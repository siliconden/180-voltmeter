==> flow/design.v <==
module counter (
    input  wire clk_i,
    input  wire rst_n_i,
    input  wire en_i,
    input  wire clear_i,
    input  wire [15:0] limit_i,
    output reg busy_o,
    output reg done_o,
    output reg [15:0] count_o
);
    always @(posedge clk_i or negedge rst_n_i) begin
        if (!rst_n_i) begin
            busy_o  <= 1'b0;
            done_o  <= 1'b0;
            count_o <= 16'd0;
        end else begin
            if(clear_i) begin
                busy_o <= 1'b0;
                done_o <= 1'b0;
                count_o <= 16'd0;
            end else begin
                if(en_i) begin
                    if(busy_o) begin
                        if(count_o == limit_i) begin
                            busy_o <= 1'b0;
                            done_o <= 1'b1;
                        end else begin
                            count_o <= count_o + 1'b1;
                        end
                    end
                end else begin
                    busy_o <= 1'b1;
                    done_o <= 1'b0;
                    count_o <= 16'd0;
                end
            end
        end
    end
endmodule
From RTL to reports: counter
Tool output for the design above, in the order of the flow. Lines are those of the file above, counted from 1. Operators carry their Yosys type and port widths (W data, S select, Z words). The mark n/a stands for no value.

Top module: counter. Clock port: clk_i. Standard-cell library: sky130hd. Timing corner: tt_025C_1v80.

After elaboration
Counts by Yosys on the flattened word-level netlist (proc, flatten, opt, wreduce; memories kept). Register bits leave out memories and registers merged into their read ports (data or address). Print and check cells are left out. Cells with the same type and inputs are merged into one.

The entry for add/subtract/negate cells reads 1. The figure for equality and inequality tests is 4. The figure for mux-type cells is 12. Reductions and logical operators: 2.

Operator list (count): $mux W16 (4); $add A16 B1 Y16 const B (1); $eq A16 B16 Y1 (1); $mux W1 (8); $ne A3 B1 Y1 const B (2); $reduce_and A2 Y1 (2); $ne A3 B3 Y1 const B (1).

The entry for register bits after elaboration reads 18. The figure for input port bits is 20. Under output and inout port bits stands 18. The figure for cells after elaboration is 22.

Depth
Longest topological path by Yosys (ltp), each cell counted once; first at word level (registers and memories cut), then after technology mapping (sequential cells cut; the memories' decode and read muxes count).

Depth after elaboration: 5. ABC_AREA: 0. Under mapped depth stands 7. Under mapped depth without buffers stands 5.

After synthesis
Source: synth_stat.txt of the flow (Yosys; design flattened, memories mapped). It holds for the ABC_AREA given above (unset counts as 0); a run with the other value may have another netlist.

Cell types: sky130_fd_sc_hd__dfrtp_1 (count 18, area in all 450.432 um^2); sky130_fd_sc_hd__xnor2_1 (count 16, area in all 140.134 um^2); sky130_fd_sc_hd__a21oi_1 (count 12, area in all 60.058 um^2); sky130_fd_sc_hd__nand4_1 (count 9, area in all 56.304 um^2); sky130_fd_sc_hd__or3_1 (count 8, area in all 50.048 um^2); sky130_fd_sc_hd__o21ai_0 (count 9, area in all 45.043 um^2); sky130_fd_sc_hd__nand2_1 (count 10, area in all 37.536 um^2); sky130_fd_sc_hd__or4_1 (count 5, area in all 37.536 um^2); sky130_fd_sc_hd__mux2i_1 (count 2, area in all 20.019 um^2); sky130_fd_sc_hd__nand3_1 (count 4, area in all 20.019 um^2); sky130_fd_sc_hd__nand3_2 (count 2, area in all 20.019 um^2); sky130_fd_sc_hd__nand2b_1 (count 3, area in all 18.768 um^2); sky130_fd_sc_hd__o211ai_1 (count 2, area in all 15.014 um^2); sky130_fd_sc_hd__o31ai_1 (count 2, area in all 15.014 um^2); sky130_fd_sc_hd__ha_1 (count 1, area in all 12.512 um^2); sky130_fd_sc_hd__nor4_2 (count 1, area in all 12.512 um^2); sky130_fd_sc_hd__buf_6 (count 1, area in all 11.261 um^2); sky130_fd_sc_hd__and4_1 (count 1, area in all 8.758 um^2).

Not listed: further types 17, cells in them 18.

For cell count the number is 124. For cell area after synthesis the number is 1147.4 um^2. Under area of sequential cells stands 450.4 um^2. The entry for mapped flip-flops reads 18. Buffer cells: 7.

Timing after synthesis
Path of least setup slack by OpenSTA after synthesis, without wires, with an ideal clock, recovery checks aside; 20% of the period is set as input and as output delay. Where synthesis merged equal registers, the netlist keeps one of their names.

Path type: input to register. Start: in limit_i[15]. End: reg count_o[9]. Under clock period stands 2.72 ns. The figure for external input delay is 0.544 ns. Setup time: 0.078 ns. Under launch time at the first pin stands 0.544 ns. For arrival the number is 1.658 ns. The entry for required time reads 2.642 ns. Setup slack: 0.984 ns. The entry for delay of the path reads 1.192 ns. The entry for driving pins on the path reads 7. Under buffers on the path stands 2. Period reached after synthesis: 1.736 ns.

"delay of the path" = arrival - input delay + setup time. "driving pins on the path": output pins that drive a net of the path, with the launching flip-flop's if there is one; two outputs of one cell count as two. "period reached after synthesis" = period - worst setup slack (recovery checks aside). The figure is calculated, with input and output delays left at 20% of the set period. The rows between start and end are the longest chain of elaborated cells between them; the timing report does not say that the signal goes this way. Where chains are equally long, one stands for them. A line is the first line of the expression or statement that the cell stems from. Yosys adds cells for indexed reads and writes and turns some case tables into memories. A register here has more assigning lines than the two given.

Cells stage by stage: sky130_fd_sc_hd__xnor2_1 sky130_fd_sc_hd__nand4_1 sky130_fd_sc_hd__nor4_2 sky130_fd_sc_hd__buf_2 sky130_fd_sc_hd__buf_4 sky130_fd_sc_hd__o21ai_0 sky130_fd_sc_hd__a21oi_1. The entry for cells in the longest elaborated chain reads 5. Elaborated cells between the ends (all ways): 7. The figure for source lines of those cells is 4. Classes of those cells: eq/ne: 2; mux: 4; reduce/logical: 1.

RTL lines, path post-synthesis: start: declaration (line 6) `input  wire [15:0] limit_i,`; $eq A16 B16 Y1 (line 24) `if(count_o == limit_i) begin`; $mux W16 (line 24); $mux W16 (line 23) `if(busy_o) begin`; $mux W16 (line 22) `if(en_i) begin`; $mux W16 (line 17) `if(clear_i) begin`; end: assignment (line 15) `count_o <= 16'd0;`; end: assignment (line 28) `count_o <= count_o + 1'b1;`; end: declaration (line 9) `output reg [15:0] count_o`.

Path in the finished layout
From the final timing report of job 1: the path of least setup slack in the routed layout; clock arrival at registers is part of the times.

Path type: input to register. Start: in limit_i[15]. End: reg count_o[1]. Under clock period stands 2.31 ns. The figure for external input delay is 0.46 ns. Setup time: 0.08 ns. Under launch time at the first pin stands 0.46 ns. For arrival the number is 2.26 ns. The entry for required time reads 2.48 ns. Setup slack: 0.22 ns. The entry for driving pins on the path reads 7. Under buffers on the path stands 2.

The rows between start and end are the longest chain of elaborated cells between them; the timing report does not say that the signal goes this way. Where chains are equally long, one stands for them. A register here has more assigning lines than the two given.

Cells stage by stage: sky130_fd_sc_hd__clkdlybuf4s50_1 sky130_fd_sc_hd__xnor2_1 sky130_fd_sc_hd__nand4_1 sky130_fd_sc_hd__nor4_2 sky130_fd_sc_hd__buf_4 sky130_fd_sc_hd__nand2b_1 sky130_fd_sc_hd__mux2i_1. The entry for cells in the longest elaborated chain reads 5. Elaborated cells between the ends (all ways): 7. The figure for source lines of those cells is 4. Classes of those cells: eq/ne: 2; mux: 4; reduce/logical: 1.

RTL lines, path after layout: start: declaration (line 6) `input  wire [15:0] limit_i,`; $eq A16 B16 Y1 (line 24) `if(count_o == limit_i) begin`; $mux W16 (line 24); $mux W16 (line 23) `if(busy_o) begin`; $mux W16 (line 22) `if(en_i) begin`; $mux W16 (line 17) `if(clear_i) begin`; end: assignment (line 15) `count_o <= 16'd0;`; end: assignment (line 28) `count_o <= count_o + 1'b1;`; end: declaration (line 9) `output reg [15:0] count_o`.

FLOW RESULTS
============

counter through Yosys and OpenROAD on sky130hd: 2 stored runs, unordered, with their settings and measured results. The constraints put input and output delay at 20% of the set period each and load the outputs with 0.01 pF. By "achieved period" is meant the clock period of the run minus its worst setup slack. This is arithmetic on one report: input and output delays are still those of the set period (20% each). "critical setup path time" means the part of the period allowed to the worst setup path (the constraints hold back 20% at inputs and 20% at outputs) less its slack; where the path has registers, the arrival times of their clocks count too.

Files of job 1:
==> flow/run.sh <==
#!/bin/bash
# the make line also repeats the synthesis and layout settings of config.mk as NAME=value (left out here)
make -C /OpenROAD-flow-scripts/flow DESIGN_CONFIG=/design/flow/config.mk WORK_HOME=/design/flow/orfs CLKGATE_MAP_FILE= finish
==> flow/config.mk <==
export PLATFORM = sky130hd
export DESIGN_NAME = counter
export DESIGN_NICKNAME = counter
export VERILOG_FILES = /design/flow/design.v
export SDC_FILE = /design/flow/constraint.sdc
export NUM_CORES = 4
export LEC_CHECK = 0
export CAP_MARGIN = 20
export CORE_ASPECT_RATIO = 1.09
export CORE_MARGIN = 2
export CORE_UTILIZATION = 18
export MAX_ROUTING_LAYER = met4
export PLACE_DENSITY_LB_ADDON = 0.18
export SETUP_SLACK_MARGIN = -0.23
export SLEW_MARGIN = 25
==> flow/constraint.sdc <==
create_clock -name core_clock -period 2.31 [get_ports {clk_i}]
set_input_delay 0.4620 -clock core_clock [delete_from_list [all_inputs] [get_ports {clk_i}]]
set_output_delay 0.4620 -clock core_clock [all_outputs]
set_load 0.01 [all_outputs]

Results of job 1. The achieved period reads 2.087 ns. The critical setup path time stands at 1.63 ns. Worst setup path kind: input to register. The setup slack of the worst path is 0.223 ns. The measured die footprint is 7029.5 um^2. The area of the standard cells in the finished layout is 1647.8 um^2. The mapped cell area after synthesis comes to 1147.4 um^2. The smallest hold slack comes to 0.510 ns. The summed negative setup slack reads 0.000 ns.

Files of job 2:
==> flow/run.sh <==
#!/bin/bash
# the make line also repeats the synthesis and layout settings of config.mk as NAME=value (left out here)
make -C /OpenROAD-flow-scripts/flow DESIGN_CONFIG=/design/flow/config.mk WORK_HOME=/design/flow/orfs CLKGATE_MAP_FILE= finish
==> flow/config.mk <==
export PLATFORM = sky130hd
export DESIGN_NAME = counter
export DESIGN_NICKNAME = counter
export VERILOG_FILES = /design/flow/design.v
export SDC_FILE = /design/flow/constraint.sdc
export NUM_CORES = 4
export LEC_CHECK = 0
export ABC_AREA = 1
export CAP_MARGIN = 20
export CELL_PAD_IN_SITES_GLOBAL_PLACEMENT = 3
export CORE_ASPECT_RATIO = 1.18
export CORE_MARGIN = 6
export CORE_UTILIZATION = 59
export PLACE_DENSITY_LB_ADDON = 0.19
export SLEW_MARGIN = 20
==> flow/constraint.sdc <==
create_clock -name core_clock -period 1.34 [get_ports {clk_i}]
set_input_delay 0.2680 -clock core_clock [delete_from_list [all_inputs] [get_ports {clk_i}]]
set_output_delay 0.2680 -clock core_clock [all_outputs]
set_load 0.01 [all_outputs]

Outcome of job 2: did not finish, placement stopped with FLW-0024.
